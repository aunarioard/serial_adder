==> flow/design.v <==
`timescale 1 ns / 1 ps
module FSM_Controller(EN_OUT, LOAD, START, CLK, RST);
	input START, CLK, RST;
	output reg EN_OUT, LOAD;
	reg [1:0] CURRENT_STATE, NEXT_STATE;
	reg [3:0] COUNT;
	always@(CURRENT_STATE or START or COUNT) begin
		case (CURRENT_STATE)
			2'b00:	
				NEXT_STATE = 2'b01;
			2'b01:
				begin
					if (START)
						NEXT_STATE = 2'b10;
					else
						NEXT_STATE = CURRENT_STATE;
				end
			2'b10:
				begin
				 if (COUNT == 4'd8) 
					NEXT_STATE = 2'b11;
				 else 
					NEXT_STATE = CURRENT_STATE;
				end
			2'b11:
				begin
					if (~START) 
						NEXT_STATE = 2'b01;
					else
						NEXT_STATE = CURRENT_STATE;
				end
			default: 
				NEXT_STATE = 2'bxx;
		endcase
	end
	always@(posedge CLK or negedge RST) begin
		if (~RST) begin
			CURRENT_STATE <= 2'b00;
			COUNT <= 'b0;
		end
		else begin
			CURRENT_STATE <= NEXT_STATE;
			if (CURRENT_STATE == 2'b01) 
				COUNT <= 'b0;
			else if (CURRENT_STATE == 2'b10)
				COUNT <= COUNT + 1'b1;
			else
				COUNT <= COUNT;
		end
	end
	always@(CURRENT_STATE or COUNT) begin
		if (CURRENT_STATE == 2'b01) begin
			LOAD = 1'b1;
			EN_OUT = 1'b1;
		end
		else if (CURRENT_STATE == 2'b10) begin
			LOAD = 1'b0;
			EN_OUT = 1'b1;
		end
		else if (CURRENT_STATE == 2'b11) begin
			LOAD = 1'b0;
			EN_OUT = 1'b0;
		end
		else begin
			LOAD = 1'b0;
			EN_OUT = 1'b0;
		end
	end
endmodule
`timescale 1 ns / 1 ps
module Serial_Adder(SUM, CLK, RST, START, A, B);
	parameter SIZE = 8;
	input CLK, RST, START;
	input [SIZE-1:0] A, B;
	output [SIZE:0] SUM;
	wire EN_OUT, LOAD, C_OUT, FA_SUM;
	wire [SIZE-1:0] A_REG_WIRE, B_REG_WIRE;
	reg C_IN;
	FSM_Controller FSM_1(EN_OUT, LOAD, START, CLK, RST);
	Shift_Reg A_REG(A_REG_WIRE, CLK, RST, EN_OUT, LOAD, 1'b0, A);
	Shift_Reg B_REG(B_REG_WIRE, CLK, RST, EN_OUT, LOAD, 1'b0, B);
	assign {C_OUT, FA_SUM} = A_REG_WIRE[0] + B_REG_WIRE[0] + C_IN;
	always@(posedge CLK or negedge RST) begin
		if (~RST)
			C_IN <= 1'b0;
		else
			C_IN <= C_OUT;
	end
	Shift_Reg #(.SIZE(9)) SUM_REG(SUM, CLK, RST, EN_OUT, 1'b0, FA_SUM, 'b0);	
endmodule
`timescale 1 ns / 1 ps
module Shift_Reg(DATA_OUT, CLK, RST, EN, LOAD, BIT_IN, DATA_IN);
	parameter SIZE = 8;
	input CLK, RST, EN, BIT_IN, LOAD;
	input [SIZE-1:0] DATA_IN;
	output reg [SIZE-1:0] DATA_OUT;
	always@(posedge CLK or negedge RST) begin
		if (~RST) 
			DATA_OUT <= 'b0;
		else begin
			if (EN) begin
				if (LOAD)
					DATA_OUT <= DATA_IN;
				else begin
					DATA_OUT <= {BIT_IN, DATA_OUT[SIZE-1:1]};
				end
			end
			else
				DATA_OUT <= DATA_OUT;
		end
	end
endmodule
Step by step through the tools: Serial_Adder --
The steps from the RTL of Serial_Adder to its reports follow in flow order. Lines are those of the file above, counted from 1. Cell names lack the library's common part. Not given: n/a
Set-up: design top Serial_Adder, clock port CLK, library sky130hd, timing corner tt_025C_1v80

Word level --
Counts by Yosys on the flattened word-level netlist (proc, flatten, opt, wreduce; memories kept). Register bits leave out memories and registers merged into their read ports (data or address). Print and check cells are left out. Cells with the same type and inputs are merged into one.
Word-level totals: bits in registers 32, bits in latches 0, bits in writable memories 0, ROM bits 0, clocked read ports x word width 0, memories kept 0, bits of input ports 19, elaborated cells 30
Cells by class: add/subtract/negate cells 3, multipliers 0, div/mod/pow operators 0, $lt $le $gt $ge 0, eq/ne operators 7, shifts and indexed selects 0, muxes and demuxes 11, bitwise gates (word level) 0, reduce/logical cells 3
Operator list (count):
- 8-bit two-way mux | 2
- 2-bit parallel mux with 4-bit select | 1
- 4-bit two-way mux | 2
- 2-bit two-way mux | 3
- 2-bit == test (second input constant) | 2
- 2-bit inequality test (second input constant) | 2
- 4-bit by 1-bit adder with 4-bit output (second input constant) | 1
- 4-bit == test (second input constant) | 1
- 3-bit AND reduction | 1
- 1-bit two-way mux | 3
- 1-bit by 1-bit adder with 2-bit output | 1
- 2-bit by 1-bit adder with 2-bit output | 1
- 2-bit by 1-bit == test with 1-bit output (second input constant) | 1
- 2-bit by 1-bit inequality test with 1-bit output (second input constant) | 1
- 2-bit logical NOT | 1
- 2-bit nonzero test | 1

Depth --
Yosys ltp: most cells in a row. Word level: on the elaborated netlist, between registers, memories and ports. Mapped: between sequential cells and ports; inverters and the memories' decode and read muxes count.
Logic depth: depth after elaboration 3, ABC_AREA 0, gate-level depth with buffers 4, gate-level depth less buffers 4

Netlist --
Yosys stat after the flow's synthesis: flattened, memories mapped to cells. It holds for the ABC_AREA given above (unset counts as 0); a run with the other value may have another netlist.
Cells by type:
- dfrtp_1 | count 33, total area 825.792 µm²
- mux2i_1 | count 15, total area 150.144 µm²
- mux2_4 | count 8, total area 120.115 µm²
- o21ai_1 | count 15, total area 75.072 µm²
- nand2_1 | count 15, total area 56.304 µm²
- buf_6 | count 4, total area 45.043 µm²
- a22o_1 | count 3, total area 26.275 µm²
- dfstp_2 | count 1, total area 26.275 µm²
- ha_1 | count 2, total area 25.024 µm²
- mux2_1 | count 2, total area 22.522 µm²
- fa_1 | count 1, total area 20.019 µm²
- nand3b_1 | count 2, total area 15.014 µm²
- nor2_1 | count 4, total area 15.014 µm²
- nor2_4 | count 1, total area 11.261 µm²
- a21bo_1 | count 1, total area 10.01 µm²
- xnor2_1 | count 1, total area 8.758 µm²
- clkbuf_1 | count 2, total area 7.507 µm²
- inv_1 | count 2, total area 7.507 µm²
Other cell types: 7; their cells: 7.
Synthesis totals: cells in the netlist 119, mapped area 1505.2 µm², flip-flop cells 34, buffers 7
By module: a second synthesis without flattening, with its own total; a netlist apart from the flattened one above.
Unflattened totals: cell total of the unflattened synthesis 145, area total of the unflattened synthesis 1629.1 µm²
Each row is one instance without its submodules.
Modules:
- Shift_Reg | instances 2, cells 35, area 382.9 µm², seq. area 200.2 µm²
- Shift_Reg #(SIZE=9) | instances 1, cells 39, area 424.2 µm², seq. area 225.2 µm²
- FSM_Controller | instances 1, cells 33, area 390.4 µm², seq. area 201.4 µm²
- Serial_Adder | instances 1, cells 3, area 48.8 µm², seq. area 25.0 µm²

Path before layout --
OpenSTA on the mapped netlist: ideal clock, no wires. The path of least setup slack (recovery checks aside). Input and output delay are each 20% of the period. Register names are those of the netlist, which keeps one name where synthesis merged equal registers.
Timing path post-synthesis: path type reg-to-reg, start reg C_IN, end reg SUM_REG.DATA_OUT[8], clock period 1.48 ns, setup time 0.125 ns, arrival time 1.083 ns, setup slack 0.272 ns, path delay 1.208 ns, stages 3, buffers on the path 0, period reached after synthesis 1.208 ns
"path delay" is the arrival time less input delay plus setup time. "stages" counts driving pins, that of a launching flip-flop among them; a cell with two outputs on the path counts twice. "period reached after synthesis" is the clock period less the worst setup slack; recovery checks do not enter. This is arithmetic on one report: input and output delays are still those of the set period (20% each). The rows between start and end are the longest chain of elaborated cells between them; the timing report does not say that the signal goes this way. Where chains are equally long, one stands for them. Each line given opens the expression or statement behind the cell; cells for indexed reads and writes are added by Yosys, which also makes memories of some case tables. At most two assigning lines are given for a register; there are more.
On the way, post-synthesis: cells stage by stage dfrtp_1 fa_1 mux2_4, cells in the longest elaborated chain 1
Ends and longest elaborated chain, post-synthesis:
- from (decl) | RTL line 78 | reg C_IN;
- from (assign) | RTL line 85 | C_IN <= 1'b0;
- from (assign) | RTL line 87 | C_IN <= C_OUT;
- 2-bit by 1-bit adder with 2-bit output | RTL line 82 | assign {C_OUT, FA_SUM} = A_REG_WIRE[0] + B_REG_WIRE[0] + C_IN;
- to (assign) | RTL line 99 | DATA_OUT <= 'b0;
- to (assign) | RTL line 105 | DATA_OUT <= {BIT_IN, DATA_OUT[SIZE-1:1]};
- to (decl) | RTL line 96 | output reg [SIZE-1:0] DATA_OUT;
Nets of the timed path that keep an RTL name, with a line that drives or declares them; the list need not be complete.
Nets with RTL names, path post-synthesis (RTL line):
- FA_SUM | 82

Path in the finished layout --
From the final timing report of run 1: the path of least setup slack in the routed layout; clock arrival at registers is part of the times.
Timing path post-layout: path type reg-to-output, start reg SUM_REG.DATA_OUT[7], end out SUM[7], clock period 2.07 ns, external output delay 0.41 ns, arrival time 1.20 ns, setup slack 0.45 ns, stages 2, buffers on the path 1
At most two assigning lines are given for a register; there are more.
On the way, post-layout: cells stage by stage dfrtp_1 clkdlybuf4s50_1, cells in the longest elaborated chain 0
Ends and longest elaborated chain, post-layout:
- from (decl) | RTL line 96 | output reg [SIZE-1:0] DATA_OUT;
- from (assign) | RTL line 99 | DATA_OUT <= 'b0;
- from (assign) | RTL line 105 | DATA_OUT <= {BIT_IN, DATA_OUT[SIZE-1:1]};
- to (decl) | RTL line 75 | output [SIZE:0] SUM;

==> results <==
Module Serial_Adder, platform sky130hd: 2 stored runs of the flow (Yosys, OpenROAD) with differing settings, in no particular order. Input and output delays are each 20% of the period that was set; the output load is 0.01 pF.
"total power of the final layout" rests on the timing tool's default activity at the inputs, not on a simulated workload.

[run 1] flow files
==> flow/run.sh <==
#!/bin/bash
# the make line also repeats the synthesis and layout settings of config.mk as NAME=value (left out here)
make -C /OpenROAD-flow-scripts/flow DESIGN_CONFIG=/design/flow/config.mk WORK_HOME=/design/flow/orfs CLKGATE_MAP_FILE= finish
==> flow/config.mk <==
export PLATFORM = sky130hd
export DESIGN_NAME = Serial_Adder
export DESIGN_NICKNAME = Serial_Adder
export VERILOG_FILES = /design/flow/design.v
export SDC_FILE = /design/flow/constraint.sdc
export NUM_CORES = 4
export LEC_CHECK = 0
export CAP_MARGIN = 0
export CORE_MARGIN = 2
export CORE_UTILIZATION = 26
export CTS_CLUSTER_DIAMETER = 329
export CTS_CLUSTER_SIZE = 62
export GPL_ROUTABILITY_DRIVEN = 0
export GPL_TIMING_DRIVEN = 0
export HOLD_SLACK_MARGIN = 0.17
export MIN_ROUTING_LAYER = met2
export PLACE_DENSITY_LB_ADDON = 0.21
export SETUP_SLACK_MARGIN = 0.51
export SLEW_MARGIN = 20
export TNS_END_PERCENT = 5
==> flow/constraint.sdc <==
create_clock -name core_clock -period 2.07 [get_ports {CLK}]
set_input_delay 0.4140 -clock core_clock [delete_from_list [all_inputs] [get_ports {CLK}]]
set_output_delay 0.4140 -clock core_clock [all_outputs]
set_load 0.01 [all_outputs]

[run 1] result: synthesized cell area 1505.2 µm²; standard-cell area after routing 1990.7 µm²; die area 6413.6 µm²; total power of the final layout 0.001803 W; smallest setup slack 0.454 ns

[run 2] flow files
==> flow/run.sh <==
#!/bin/bash
# the make line also repeats the synthesis and layout settings of config.mk as NAME=value (left out here)
make -C /OpenROAD-flow-scripts/flow DESIGN_CONFIG=/design/flow/config.mk WORK_HOME=/design/flow/orfs CLKGATE_MAP_FILE= finish
==> flow/config.mk <==
export PLATFORM = sky130hd
export DESIGN_NAME = Serial_Adder
export DESIGN_NICKNAME = Serial_Adder
export VERILOG_FILES = /design/flow/design.v
export SDC_FILE = /design/flow/constraint.sdc
export NUM_CORES = 4
export LEC_CHECK = 0
export CAP_MARGIN = 20
export CELL_PAD_IN_SITES_DETAIL_PLACEMENT = 0
export CELL_PAD_IN_SITES_GLOBAL_PLACEMENT = 0
export CORE_ASPECT_RATIO = 0.5
export CORE_MARGIN = 6
export CORE_UTILIZATION = 33
export CTS_CLUSTER_SIZE = 85
export MAX_ROUTING_LAYER = met5
export MIN_ROUTING_LAYER = met2
export PLACE_DENSITY_LB_ADDON = 0.14
export SETUP_SLACK_MARGIN = 0.18
export SLEW_MARGIN = 0
==> flow/constraint.sdc <==
create_clock -name core_clock -period 1.7 [get_ports {CLK}]
set_input_delay 0.3400 -clock core_clock [delete_from_list [all_inputs] [get_ports {CLK}]]
set_output_delay 0.3400 -clock core_clock [all_outputs]
set_load 0.01 [all_outputs]

[run 2] result: synthesized cell area 1505.2 µm²; standard-cell area after routing 1895.6 µm²; die area 6424.3 µm²; total power of the final layout 0.002081 W; smallest setup slack 0.348 ns
